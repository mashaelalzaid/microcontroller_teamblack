==> flow/design.v <==
module csr_file (
    input logic clk,
    input logic reset_n,
    input  logic [11:0] csr_addr,      
    input  logic [31:0] csr_wdata,
    input  logic        csr_wen,
    input  logic [2:0]  csr_op,    
    output logic [31:0] csr_rdata,
    input  logic timer_int,            
    input  logic [31:0] current_pc,   
    output logic trap_taken,
    output logic [31:0] trap_pc,  
    input  logic        mret_exec,      
    input logic is_ecall_instr, 
    output logic [31:0] mret_pc         
);
    logic [31:0] pc_anti_flush;
    localparam CSR_MSTATUS     = 12'h300;
    localparam CSR_MIE         = 12'h304;
    localparam CSR_MTVEC       = 12'h305;
    localparam CSR_MSCRATCH    = 12'h340;
    localparam CSR_MEPC        = 12'h341;
    localparam CSR_MCAUSE      = 12'h342;
    localparam CSR_MIP         = 12'h344;
    localparam CSR_WRITE = 3'b001;   
    localparam CSR_SET   = 3'b010;   
    localparam CSR_CLEAR = 3'b011;   
    logic [31:0] mstatus;   
    logic [31:0] mie;       
    logic [31:0] mtvec;     
    logic [31:0] mscratch;  
    logic [31:0] mepc;      
    logic [31:0] mcause;    
    logic [31:0] mip;       
    localparam TIMER_INT_CAUSE = 7;
    localparam ECALL_M_CAUSE =11; 
    always_comb begin
        case(csr_addr)
            CSR_MSTATUS:     csr_rdata = mstatus;
            CSR_MIE:         csr_rdata = mie;
            CSR_MTVEC:       csr_rdata = mtvec;
            CSR_MSCRATCH:    csr_rdata = mscratch;
            CSR_MEPC:        csr_rdata = mepc;
            CSR_MCAUSE:      csr_rdata = mcause;
            CSR_MIP:         csr_rdata = mip;
            default:         csr_rdata = 32'h0;
        endcase
    end
        logic mret_exec_delayed;
        always@(posedge clk , negedge reset_n) begin
            if(!reset_n) begin
                mret_exec_delayed =0;
            end
            else begin
                mret_exec_delayed = mret_exec;
            end
        end
            assign  trap_taken = (mstatus[3] && mip[7] && mie[7] && !mret_exec) || is_ecall_instr;  
    always_comb begin
        if (trap_taken) begin 
            if (mtvec[0] == 1'b0) begin
                trap_pc = {mtvec[31:2], 2'b00};
            end
                if (is_ecall_instr) begin
                    trap_pc = {mtvec[31:2], 2'b00} + (ECALL_M_CAUSE << 2);
                end
                else begin
                    trap_pc = {mtvec[31:2], 2'b00} + (TIMER_INT_CAUSE << 2);
                end
            end
        else begin
            trap_pc = 32'h0;  
        end
    end
    assign mret_pc = mepc;
    always_ff @(posedge clk or negedge reset_n) begin
        if (!reset_n) begin
            mstatus     <= 32'h0;
            mie         <= 32'h0;
            mtvec       <= 32'h0;
            mscratch    <= 32'h0; 
            mepc        <= 32'h0;  
            mcause      <= 32'h0;
            mip         <= 32'h0;
            pc_anti_flush<=32'h0;
        end
        else begin
            mip[7] <= timer_int; 
            if (mret_exec) begin
                mstatus[3] <= mstatus[7];
                mstatus[7] <= 1'b1;       
            end
        if(current_pc != 0) 
            pc_anti_flush = current_pc;
            else if (trap_taken) begin
                mepc <= pc_anti_flush & 32'hFFFF_FFFE;;  
                if (is_ecall_instr) begin
                    mcause <= {1'b0, 27'b0, 4'd11};  
                end
                else begin
                    mcause <= {1'b1, 27'b0, 4'd7};  
                end
                mstatus[7] <= mstatus[3];   
                mstatus[3] <= 1'b0;     
                mip[7] <= 1'b0;   
            end
            if (csr_wen) begin
                case(csr_addr) 
                    CSR_MSTATUS: begin
                        case(csr_op)
                            CSR_WRITE: mstatus <= csr_wdata;  
                            CSR_SET:   mstatus <= mstatus | csr_wdata;  
                            CSR_CLEAR: mstatus <= mstatus & ~csr_wdata;  
                        endcase
                    end
                    CSR_MIE: begin
                        case(csr_op)
                            CSR_WRITE: mie <= csr_wdata; 
                            CSR_SET:   mie <= mie | csr_wdata;
                            CSR_CLEAR: mie <= mie & ~csr_wdata;
                        endcase
                    end
                    CSR_MTVEC: begin
                        case(csr_op) 
                            CSR_WRITE: mtvec <= csr_wdata;  
                            CSR_SET:   mtvec <= (mtvec | csr_wdata);  
                            CSR_CLEAR: mtvec <= (mtvec & ~csr_wdata); 
                        endcase
                    end
                    CSR_MSCRATCH: begin
                        case(csr_op)
                            CSR_WRITE: mscratch <= csr_wdata;
                            CSR_SET:   mscratch <= mscratch | csr_wdata;
                            CSR_CLEAR: mscratch <= mscratch & ~csr_wdata;
                        endcase
                    end
                    CSR_MEPC: begin
                        case(csr_op) 
                            CSR_WRITE: mepc <= csr_wdata & 32'hFFFF_FFFE;  
                            CSR_SET:   mepc <= (mepc | csr_wdata) & 32'hFFFF_FFFE;
                            CSR_CLEAR: mepc <= (mepc & ~csr_wdata) & 32'hFFFF_FFFE;
                        endcase
                    end
                    CSR_MCAUSE: begin
                        case(csr_op)
                            CSR_WRITE: mcause <= csr_wdata;
                            CSR_SET:   mcause <= mcause | csr_wdata;
                            CSR_CLEAR: mcause <= mcause & ~csr_wdata;
                        endcase
                    end
                endcase
            end
       end
    end
endmodule
* Reports on csr_file
What the tools print for csr_file, step after step.
Lines are those of the file above, counted from 1.
Operators: Yosys type, input widths -> output width; for muxes data width and select width s.
Not given: n/a
- Top module :: csr_file
- Clock :: clk
- Cell library :: sky130hd
- Timing corner :: tt_025C_1v80

* Word level
Yosys after proc, flatten, opt, wreduce and memory -nomap, before mapping. Memory bits, and registers merged into a memory's read port (data or address), are not among the register bits. Print and check cells are not counted. Equal cells are merged and count once.
- Register bits after elaboration :: 225
- Mux-type cells :: 34
- Reductions and logical operators :: 11
- Bitwise gates (word level) :: 13
- Equality and inequality tests :: 10
- Add/subtract/negate cells :: 2
** Operator list (number)
- $pmux 32 s3 :: 5
- $mux 32 :: 11
- $pmux 32 s7 :: 1
- $and 32x32->32 :: 6
- $or 32x32->32 :: 6
- $eq 12x10->1 const B :: 7
- $pmux 24 s3 :: 1
- $add 32x5->32 const B :: 1
- $add 32x6->32 const B :: 1
- $not 32->32 :: 1
- $reduce_bool 32->1 :: 1
- $pmux 3 s3 :: 2
- $reduce_and 3->1 :: 4
- $mux 1 :: 12
- $eq 3x2->1 const B :: 2
- $pmux 1 s3 :: 2
- $logic_and 1x1->1 :: 3
- $eq 3x1->1 const B :: 1
- $reduce_bool 3->1 :: 1
- $logic_or 1x1->1 :: 1
- $logic_not 1->1 :: 1

* Depth
Yosys ltp: most cells in a row. Word level: on the elaborated netlist, between registers, memories and ports. Mapped: between sequential cells and ports; inverters and the memories' decode and read muxes count.
- Word-level depth :: 9
- ABC_AREA :: 0
- Mapped depth :: 8

* Mapped cells and area
The flow's flattened synthesis, as Yosys stat reports it; memories are mapped. The netlist is that of the ABC_AREA named above (0 if unset); the other value can give another one.
- Mapped flip-flops :: 224
- Buffer cells :: 128
- Sequential area :: 5605.4 um2
- Mapped area :: 11613.6 um2
- Cell count :: 1164
** Cells by type (number)
- sky130_fd_sc_hd__dfrtp_1 :: 224
- sky130_fd_sc_hd__a22o_1 :: 149
- sky130_fd_sc_hd__a22oi_1 :: 95
- sky130_fd_sc_hd__o21ai_0 :: 126
- sky130_fd_sc_hd__o22ai_1 :: 60
- sky130_fd_sc_hd__clkbuf_1 :: 97
- sky130_fd_sc_hd__mux2i_1 :: 32
- sky130_fd_sc_hd__nor2_1 :: 70
- sky130_fd_sc_hd__a21o_1 :: 31
- sky130_fd_sc_hd__a21oi_1 :: 40
- sky130_fd_sc_hd__nand3_1 :: 40
- sky130_fd_sc_hd__xor2_1 :: 21
- sky130_fd_sc_hd__nand2_1 :: 44
- sky130_fd_sc_hd__nor4_4 :: 5
- sky130_fd_sc_hd__buf_2 :: 17
- sky130_fd_sc_hd__a222oi_1 :: 7
- sky130_fd_sc_hd__buf_4 :: 8
- sky130_fd_sc_hd__nor4_1 :: 9
Not listed: further types 37, cells in them 89.

* Worst setup path after synthesis
OpenSTA on the mapped netlist: ideal clock, no wires. The path of least setup slack (recovery checks aside). Input and output delay are each 20% of the period. Register names are those of the netlist, which keeps one name where synthesis merged equal registers.
- Path kind :: input to output
- Start point :: input is_ecall_instr
- End point :: output trap_pc[28]
- Required time :: 2.960 ns
- Path delay :: 1.885 ns
- Arrival time :: 2.625 ns
- Driving pins on the path :: 7
- External output delay :: 0.740 ns
- Input delay :: 0.740 ns
- Launch time at the first pin :: 0.740 ns
- Slack :: 0.335 ns
- Period :: 3.7 ns
- Period reached after synthesis :: 3.365 ns
"path delay" is the arrival time less input delay plus setup time.
At an output port there is no setup time.
"driving pins on the path" counts driving pins, that of a launching flip-flop among them; a cell with two outputs on the path counts twice.
"period reached after synthesis" = period - worst setup slack (recovery checks aside). The figure is calculated, with input and output delays left at 20% of the set period.
Between the ends stands the longest chain of elaborated cells between them, by number of cells; it is not shown to be the way that was timed. Of several equally long chains one is given.
Each line given opens the expression or statement behind the cell; cells for indexed reads and writes are added by Yosys, which also makes memories of some case tables.
- Path through :: sky130_fd_sc_hd__inv_1 sky130_fd_sc_hd__ha_1 sky130_fd_sc_hd__nand2b_1 sky130_fd_sc_hd__a2111oi_2 sky130_fd_sc_hd__nand3_1 sky130_fd_sc_hd__or3_1 sky130_fd_sc_hd__a21oi_1
- Cells in the longest elaborated chain :: 2
- Elaborated cells on any way between the ends :: 3
- Source lines of those cells :: 3
- Classes of those cells :: mux (2); reduce/logical (1)
** RTL lines, path after synthesis
- from (decl) :: line 14 : input logic is_ecall_instr,
- $mux 32 :: line 64 : if (is_ecall_instr) begin
- $mux 32 :: line 60 : if (trap_taken) begin
- to (decl) :: line 12 : output logic [31:0] trap_pc,

==> results <==
Module csr_file, platform sky130hd: 2 stored runs of the flow (Yosys, OpenROAD) with differing settings, in no particular order. Input and output delays are each 20% of the period that was set; the output load is 0.01 pF.

** Run 1
- Settings :: period_ns=2.24; CORE_UTILIZATION=55; SETUP_SLACK_MARGIN=0.55; CORE_ASPECT_RATIO=0.56; CELL_PAD_IN_SITES_GLOBAL_PLACEMENT=3; CELL_PAD_IN_SITES_DETAIL_PLACEMENT=0; TNS_END_PERCENT=60; GPL_ROUTABILITY_DRIVEN=1; CAP_MARGIN=20; CORE_MARGIN=2; SLEW_MARGIN=20
- Outcome :: stopped before the end: placement reported GPL-0301

** Run 2
- Settings :: period_ns=4.34; CORE_UTILIZATION=61; PLACE_DENSITY=0.36; CORE_ASPECT_RATIO=0.51; CELL_PAD_IN_SITES_GLOBAL_PLACEMENT=3; ABC_AREA=1; GPL_TIMING_DRIVEN=0; GPL_ROUTABILITY_DRIVEN=1; CTS_CLUSTER_DIAMETER=181; CAP_MARGIN=10; SLEW_MARGIN=20; MAX_ROUTING_LAYER=met4; CORE_MARGIN=2
- Outcome :: stopped before the end: placement reported GPL-0301
